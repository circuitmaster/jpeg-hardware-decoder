==> flow/design.v <==
`timescale 1ns / 1ps
module Table_Generator(
    input clk, rst,
    input [3:0] r_value,             
    input [7:0] coefficient,         
    input is_new_coefficient,        
    output reg[64*16-1:0] table_value,
    output reg valid
);
    parameter [0:64*8-1] zigzag_params = {
        8'd0,   8'd1,   8'd8,   8'd16,  8'd9,   8'd2,   8'd3,   8'd10,
        8'd17,  8'd24,  8'd32,  8'd25,  8'd18,  8'd11,  8'd4,   8'd5,
        8'd12,  8'd19,  8'd26,  8'd33,  8'd40,  8'd48,  8'd41,  8'd34,
        8'd27,  8'd20,  8'd13,  8'd6,   8'd7,   8'd14,  8'd21,  8'd28,
        8'd35,  8'd42,  8'd49,  8'd56,  8'd57,  8'd50,  8'd43,  8'd36,
        8'd29,  8'd22,  8'd15,  8'd23,  8'd30,  8'd37,  8'd44,  8'd51,
        8'd58,  8'd59,  8'd52,  8'd45,  8'd38,  8'd31,  8'd39,  8'd46,
        8'd53,  8'd60,  8'd61,  8'd54,  8'd47,  8'd55,  8'd62,  8'd63
    };
    parameter [0:64*8-1] quantization_params = {
        8'd16,  8'd11,  8'd10,  8'd16,  8'd24,  8'd40,  8'd51,  8'd61,
        8'd12,  8'd12,  8'd14,  8'd19,  8'd26,  8'd58,  8'd60,  8'd55,
        8'd14,  8'd13,  8'd16,  8'd24,  8'd40,  8'd57,  8'd69,  8'd56,
        8'd14,  8'd17,  8'd22,  8'd29,  8'd51,  8'd87,  8'd80,  8'd62,
        8'd18,  8'd22,  8'd37,  8'd56,  8'd68,  8'd109, 8'd103, 8'd77,
        8'd24,  8'd35,  8'd55,  8'd64,  8'd81,  8'd104, 8'd113, 8'd92,
        8'd49,  8'd64,  8'd78,  8'd87,  8'd103, 8'd121, 8'd120, 8'd101,
        8'd72,  8'd92,  8'd95,  8'd98,  8'd112, 8'd100, 8'd103, 8'd99
    };
    reg[7:0] zigzag_params_memory [0:63];
    reg[7:0] quantization_params_memory [0:63];
    reg[15:0] table_memory [0:63];
    reg[6:0] counter;
    reg valid_reg;
    reg[6:0] next_counter;
    reg[7:0] quantization_param;
    reg signed[15:0] multiplication_result;
    reg [7:0] prev_dc_val;
    wire [7:0] dc_coefficient;
    assign dc_coefficient = coefficient + prev_dc_val;
    integer i;
    initial begin
        for(i=0; i<64; i=i+1) begin
            zigzag_params_memory[i] <= zigzag_params[i*8 +: 8];
            quantization_params_memory[i] <= quantization_params[i*8 +: 8];
            table_memory[i] <= 16'd0;
        end
    end
    always @(*) begin
        valid <= valid_reg;
        quantization_param <= quantization_params_memory[zigzag_params_memory[counter+r_value]];
        if(counter == 0) begin
            multiplication_result <= {{8{dc_coefficient[7]}}, dc_coefficient} * {{8{quantization_param[7]}}, quantization_param};
        end else begin
            multiplication_result <= {{8{coefficient[7]}}, coefficient} * {{8{quantization_param[7]}}, quantization_param};
        end
        for(i=0; i<64; i = i + 1) begin
            table_value[i*16 +: 16] <= table_memory[i];
        end
        if(counter + r_value + 1 == 7'd64 || (counter != 7'b0 && r_value == 4'b0 && coefficient == 8'b0)) begin
            next_counter <= 7'b0;
        end else begin
            next_counter <= counter + r_value + 1;
        end
    end 
    always @(posedge clk) begin
        if(rst) begin
            counter <= 7'b0;
            valid_reg <= 1'b0;
            prev_dc_val <= 8'b0;
        end else begin
            valid_reg <= 1'b0;
            if (is_new_coefficient) begin 
                if(counter == 7'b0) begin
                    reset_table_memory;
                    prev_dc_val <= dc_coefficient;
                end
                table_memory[zigzag_params_memory[counter+r_value]] <= multiplication_result;
                counter <= next_counter;
                if(next_counter == 7'b0) begin
                    valid_reg <= 1'b1;
                end
             end        
        end
    end
    task reset_table_memory;
        for(i=0; i<64; i = i + 1) begin
            table_memory[i] <= 16'd0;
        end
    endtask
endmodule
======== Step by step through the tools: Table_Generator ========
What the tools print for Table_Generator, step after step.
Lines are those of the file above, counted from 1.
Operators: Yosys type, input widths -> output width; for muxes data width and select width s.
The mark n/a stands for no value.
set-up
  design top .............................. Table_Generator
  clock input ............................. clk
  standard-cell library ................... sky130hd
  timing corner ........................... tt_025C_1v80

======== After elaboration ========
Counts by Yosys on the flattened word-level netlist (proc, flatten, opt, wreduce). Print and check cells are left out. Cells with the same type and inputs are merged into one.
Yosys's memory passes give these memory sizes; they may raise the number of words (mostly to a power of two), join words into wider ones and drop unused or constant bits.
storage and ports
  bits in read-only memories .............. 448
  output and inout port bits .............. 1025
  memories ................................ 2
  RAM bits ................................ 1024
  latch bits .............................. 0
  bits in registers ....................... 16
  bits of input ports ..................... 15
  cells after elaboration ................. 100
cells by class
  $add $sub $neg .......................... 4
  equal/unequal tests ..................... 64
  shifts and indexed selects .............. 0
  reduce/logical cells .................... 11
  divide/modulo/power cells ............... 0
  order comparisons ....................... 0
  multipliers ............................. 2
  bitwise logic cells ..................... 1
  multiplexer cells ....................... 13
memory list
  memory                      words  bits a word  line  text
  table_memory                64     16           32    reg[15:0] table_memory [0:63];
  quantization_params_memory  64     7            31    reg[7:0] quantization_params_memory [0:63];
operator list
  cell                 number
  $pmux 6 s64          1
  $mul 8x8->16         2
  $eq 6x6->1 const B   32
  $eq 6x5->1 const B   16
  $eq 6x4->1 const B   8
  $mux 16              3
  $eq 32x7->1 const B  1
  $eq 6x3->1 const B   4
  $logic_not 7->1      2
  $eq 6x2->1 const B   2
  $mux 6               2
  $add 8x1->9 const B  1
  $add 7x4->8          1
  $add 8x8->8          1
  $logic_not 8->1      1
  $reduce_bool 7->1    1
  $mux 7               1
  $eq 6x1->1 const B   1
  $add 6x4->6          1
  $logic_not 6->1      1
  $mux 1               6
  $logic_not 4->1      1
  $logic_and 1x1->1    2
  $reduce_and 2->1     1
  $reduce_or 2->1      1
  $logic_or 1x1->1     1
  $not 1->1            1

======== Depth ========
Yosys ltp: most cells in a row. Word level: on the elaborated netlist, between registers, memories and ports. Mapped: between sequential cells and ports; inverters and the memories' decode and read muxes count.
depth
  word-level depth ........................ 7
  ABC_AREA ................................ 1
  mapped depth ............................ 49
  gate-level depth less buffers ........... 46

======== Synthesis result ========
Yosys stat after the flow's synthesis: flattened, memories mapped to cells. It holds for the ABC_AREA given above (unset counts as 0); a run with the other value may have another netlist.
mapped netlist
  buffer cells ............................ 191
  sequential area ......................... 31069.8 um2
  mapped cells ............................ 3612
  flip-flop cells ......................... 1040
  chip area (Yosys) ....................... 44148.6 um2
cell types
  cell                       number  area in all (um2)
  sky130_fd_sc_hd__edfxtp_1  1024    3.07E+04
  sky130_fd_sc_hd__nor2_1    1185    4.45E+03
  sky130_fd_sc_hd__fa_1      95      1.9E+03
  sky130_fd_sc_hd__nand2_1   342     1.28E+03
  sky130_fd_sc_hd__ha_1      85      1063.52
  sky130_fd_sc_hd__inv_1     255     957.168
  sky130_fd_sc_hd__clkbuf_1  135     506.736
  sky130_fd_sc_hd__nand3_1   79      395.379
  sky130_fd_sc_hd__o21ai_0   74      370.355
  sky130_fd_sc_hd__a21oi_1   64      320.307
  sky130_fd_sc_hd__dfxtp_1   16      320.307
  sky130_fd_sc_hd__nor2_2    34      212.704
  sky130_fd_sc_hd__nand4_1   30      187.68
  sky130_fd_sc_hd__buf_2     34      170.163
  sky130_fd_sc_hd__nand2_2   22      137.632
  sky130_fd_sc_hd__buf_6     11      123.869
  sky130_fd_sc_hd__xnor2_1   14      122.618
  sky130_fd_sc_hd__nand2_4   9       101.347
Other cell types: 33; their cells: 104.

======== Timing after synthesis ========
OpenSTA on the mapped netlist: ideal clock, no wires. The path of least setup slack (recovery checks aside). Input and output delay are each 20% of the period. Register names are those of the netlist, which keeps one name where synthesis merged equal registers.
path post-synthesis
  path type ............................... input port to flip-flop
  from .................................... input r_value[0]
  to ...................................... memory table_memory[30][14]
  setup slack ............................. 2.564 ns
  stages .................................. 40
  input delay ............................. 2.540 ns
  buffers on the path ..................... 1
  library setup time ...................... 0.266 ns
  time at the first pin ................... 2.540 ns
  data arrival time ....................... 9.870 ns
  period .................................. 12.7 ns
  path delay .............................. 7.596 ns
  required time ........................... 12.434 ns
  period reached after synthesis .......... 10.136 ns
"path delay" is the arrival time less input delay plus setup time.
"stages" counts driving pins, that of a launching flip-flop among them; a cell with two outputs on the path counts twice.
"period reached after synthesis" = period - worst setup slack (recovery checks aside). The figure is calculated, with input and output delays left at 20% of the set period.
Between the ends stands the longest chain of elaborated cells between them, by number of cells; it is not shown to be the way that was timed. Of several equally long chains one is given.
Each line given opens the expression or statement behind the cell; cells for indexed reads and writes are added by Yosys, which also makes memories of some case tables.
A memory read counts as a cell of the chain, while the word-level depth stops at memories.
on the way, post-synthesis
  cells stage by stage .................... sky130_fd_sc_hd__ha_1 > sky130_fd_sc_hd__fa_1 > sky130_fd_sc_hd__xnor2_4 > sky130_fd_sc_hd__inv_2 > sky130_fd_sc_hd__nand3_1 > sky130_fd_sc_hd__nor2_1 > sky130_fd_sc_hd__o21ai_2 > sky130_fd_sc_hd__nand2_2 > sky130_fd_sc_hd__nor2_1 > sky130_fd_sc_hd__nand2_1 > sky130_fd_sc_hd__nor2_4 > sky130_fd_sc_hd__inv_1 > sky130_fd_sc_hd__ha_1 > sky130_fd_sc_hd__inv_1 > sky130_fd_sc_hd__nand2_1 > sky130_fd_sc_hd__nand2_1 > sky130_fd_sc_hd__nand2_1 > sky130_fd_sc_hd__nand2_1 > [... 4 more ...] > sky130_fd_sc_hd__fa_1 > sky130_fd_sc_hd__fa_1 > sky130_fd_sc_hd__inv_1 > sky130_fd_sc_hd__fa_1 > sky130_fd_sc_hd__inv_1 > sky130_fd_sc_hd__ha_1 > sky130_fd_sc_hd__nand2_1 > sky130_fd_sc_hd__o221ai_1 > sky130_fd_sc_hd__a21oi_1 > sky130_fd_sc_hd__o21ai_0 > sky130_fd_sc_hd__a21oi_1 > sky130_fd_sc_hd__o21ai_0 > sky130_fd_sc_hd__a21oi_1 > sky130_fd_sc_hd__o21ai_0 > sky130_fd_sc_hd__nand2_1 > sky130_fd_sc_hd__inv_2 > sky130_fd_sc_hd__clkbuf_1 > sky130_fd_sc_hd__nor2_1
  length of the longest elaborated chain .. 8
  elaborated cells on any way between the ends .. 74
  those cells by class .................... add/sub: 1; mul: 2; eq/ne: 63; mux: 6; reduce/logical: 1; memory: 1
ends and longest elaborated chain, post-synthesis
  what          line  text
  from (decl)   4     input [3:0] r_value,
  $add 6x4->6   51    quantization_param <= quantization_params_memory[zigzag_params_memory[counter+r_value]];
  $eq 6x6->1    51
  $pmux 6 s64   51
  $mem_v2 64x7  31    reg[7:0] quantization_params_memory [0:63];
  $mul 8x8->16  55    multiplication_result <= {{8{coefficient[7]}}, coefficient} * {{8{quantization_param[7]}}, quantization_param} ...
  $mux 16       52    if(counter == 0) begin
  $mux 16       73    if (is_new_coefficient) begin
  $mux 16       67    if(rst) begin
  to (decl)     32    reg[15:0] table_memory [0:63];

======== Worst path after layout ========
Path of least setup slack in the final report of flow run A (OpenROAD, finished layout, wires in). Where an end is a register, its clock arrival counts in the times.
path after layout
  path type ............................... input port to flip-flop
  from .................................... input r_value[0]
  to ...................................... memory table_memory[27][15]
  library setup time ...................... 0.26 ns
  period .................................. 7.57 ns
  buffers on the path ..................... 8
  required time ........................... 8.03 ns
  time at the first pin ................... 1.51 ns
  setup slack ............................. -0.98 ns
  input delay ............................. 1.51 ns
  stages .................................. 47
  data arrival time ....................... 9.01 ns
Between the ends stands the longest chain of elaborated cells between them, by number of cells; it is not shown to be the way that was timed. Of several equally long chains one is given.
A memory read counts as a cell of the chain, while the word-level depth stops at memories.
on the way, after layout
  cells stage by stage .................... sky130_fd_sc_hd__buf_8 > sky130_fd_sc_hd__ha_4 > sky130_fd_sc_hd__fa_2 > sky130_fd_sc_hd__nand3_4 > sky130_fd_sc_hd__nand2_2 > sky130_fd_sc_hd__nand2_1 > sky130_fd_sc_hd__nand2_4 > sky130_fd_sc_hd__buf_4 > sky130_fd_sc_hd__nand3_1 > sky130_fd_sc_hd__nand2_1 > sky130_fd_sc_hd__nor2_2 > sky130_fd_sc_hd__nand2_1 > sky130_fd_sc_hd__nor2_2 > sky130_fd_sc_hd__nand2_2 > sky130_fd_sc_hd__ha_4 > sky130_fd_sc_hd__inv_2 > sky130_fd_sc_hd__nand2_4 > sky130_fd_sc_hd__nand2_2 > [... 11 more ...] > sky130_fd_sc_hd__fa_1 > sky130_fd_sc_hd__inv_2 > sky130_fd_sc_hd__ha_4 > sky130_fd_sc_hd__nand2_2 > sky130_fd_sc_hd__nor2_2 > sky130_fd_sc_hd__a21oi_2 > sky130_fd_sc_hd__o21ai_2 > sky130_fd_sc_hd__a21oi_2 > sky130_fd_sc_hd__o21bai_1 > sky130_fd_sc_hd__a21oi_2 > sky130_fd_sc_hd__buf_4 > sky130_fd_sc_hd__o21ai_2 > sky130_fd_sc_hd__o21ai_1 > sky130_fd_sc_hd__bufinv_8 > sky130_fd_sc_hd__buf_6 > sky130_fd_sc_hd__buf_12 > sky130_fd_sc_hd__buf_16 > sky130_fd_sc_hd__nor2_2
  length of the longest elaborated chain .. 8
  elaborated cells on any way between the ends .. 74
  those cells by class .................... add/sub: 1; mul: 2; eq/ne: 63; mux: 6; reduce/logical: 1; memory: 1
ends and longest elaborated chain, after layout
  what          line  text
  from (decl)   4     input [3:0] r_value,
  $add 6x4->6   51    quantization_param <= quantization_params_memory[zigzag_params_memory[counter+r_value]];
  $eq 6x6->1    51
  $pmux 6 s64   51
  $mem_v2 64x7  31    reg[7:0] quantization_params_memory [0:63];
  $mul 8x8->16  55    multiplication_result <= {{8{coefficient[7]}}, coefficient} * {{8{quantization_param[7]}}, quantization_param} ...
  $mux 16       52    if(counter == 0) begin
  $mux 16       73    if (is_new_coefficient) begin
  $mux 16       67    if(rst) begin
  to (decl)     32    reg[15:0] table_memory [0:63];

FLOW RESULTS
============

Table_Generator through Yosys and OpenROAD on sky130hd: 2 stored runs, unordered, with their settings and measured results. The constraints put input and output delay at 20% of the set period each and load the outputs with 0.01 pF.
"achieved clock period (ns)": clock period set for the run, less the worst setup slack. It is reckoned from that one timing run; input and output delays stay at 20% of the period that was set.
"worst setup path time (ns)": the worst setup path's part of the clock period (all of it between registers, 20% less for each end at a port) less its slack. A launch clock that arrives late makes it longer, a capture clock that arrives late makes it shorter.

Flow files of flow run A
==> flow/run.sh <==
#!/bin/bash
# the make line also repeats the synthesis and layout settings of config.mk as NAME=value (left out here)
make -C /OpenROAD-flow-scripts/flow DESIGN_CONFIG=/design/flow/config.mk WORK_HOME=/design/flow/orfs CLKGATE_MAP_FILE= finish
==> flow/config.mk <==
export PLATFORM = sky130hd
export DESIGN_NAME = Table_Generator
export DESIGN_NICKNAME = Table_Generator
export VERILOG_FILES = /design/flow/design.v
export SDC_FILE = /design/flow/constraint.sdc
export NUM_CORES = 4
export LEC_CHECK = 0
export ABC_AREA = 1
export CAP_MARGIN = 20
export CORE_ASPECT_RATIO = 1.24
export CORE_MARGIN = 5
export CORE_UTILIZATION = 30
export MAX_ROUTING_LAYER = met4
export PLACE_DENSITY_LB_ADDON = 0.25
export SETUP_SLACK_MARGIN = 1.73
export SLEW_MARGIN = 5
==> flow/constraint.sdc <==
create_clock -name core_clock -period 7.57 [get_ports {clk}]
set_input_delay 1.5140 -clock core_clock [delete_from_list [all_inputs] [get_ports {clk}]]
set_output_delay 1.5140 -clock core_clock [all_outputs]
set_load 0.01 [all_outputs]

report of flow run A
yosys chip area after synthesis (um^2): 44148.6
finish__design__die__area: 154980.0
finish__design__instance__area__stdcell: 66114.7
finish__design__instance__utilization: 0.4528
finish__timing__setup__ws: -0.978
finish__timing__setup__tns: -349.870
finish__timing__hold__ws: 0.525
achieved clock period (ns): 8.548
worst setup path time (ns): 7.03
worst setup path kind: input port to flip-flop

Flow files of flow run B
==> flow/run.sh <==
#!/bin/bash
# the make line also repeats the synthesis and layout settings of config.mk as NAME=value (left out here)
make -C /OpenROAD-flow-scripts/flow DESIGN_CONFIG=/design/flow/config.mk WORK_HOME=/design/flow/orfs CLKGATE_MAP_FILE= finish
==> flow/config.mk <==
export PLATFORM = sky130hd
export DESIGN_NAME = Table_Generator
export DESIGN_NICKNAME = Table_Generator
export VERILOG_FILES = /design/flow/design.v
export SDC_FILE = /design/flow/constraint.sdc
export NUM_CORES = 4
export LEC_CHECK = 0
export CAP_MARGIN = 10
export CORE_ASPECT_RATIO = 0.71
export CORE_MARGIN = 2
export CORE_UTILIZATION = 56
export CTS_CLUSTER_DIAMETER = 199
export HOLD_SLACK_MARGIN = 0.1
export PLACE_DENSITY = 0.46
export SLEW_MARGIN = 20
==> flow/constraint.sdc <==
create_clock -name core_clock -period 7.37 [get_ports {clk}]
set_input_delay 1.4740 -clock core_clock [delete_from_list [all_inputs] [get_ports {clk}]]
set_output_delay 1.4740 -clock core_clock [all_outputs]
set_load 0.01 [all_outputs]

report of flow run B
yosys chip area after synthesis (um^2): 44691.6
finish__design__die__area: 82115.7
finish__design__instance__area__stdcell: 67175.7
finish__design__instance__utilization: 0.8477
finish__timing__setup__ws: -2.089
finish__timing__setup__tns: -1045.940
finish__timing__hold__ws: 0.480
achieved clock period (ns): 9.459
worst setup path time (ns): 7.98
worst setup path kind: input port to flip-flop
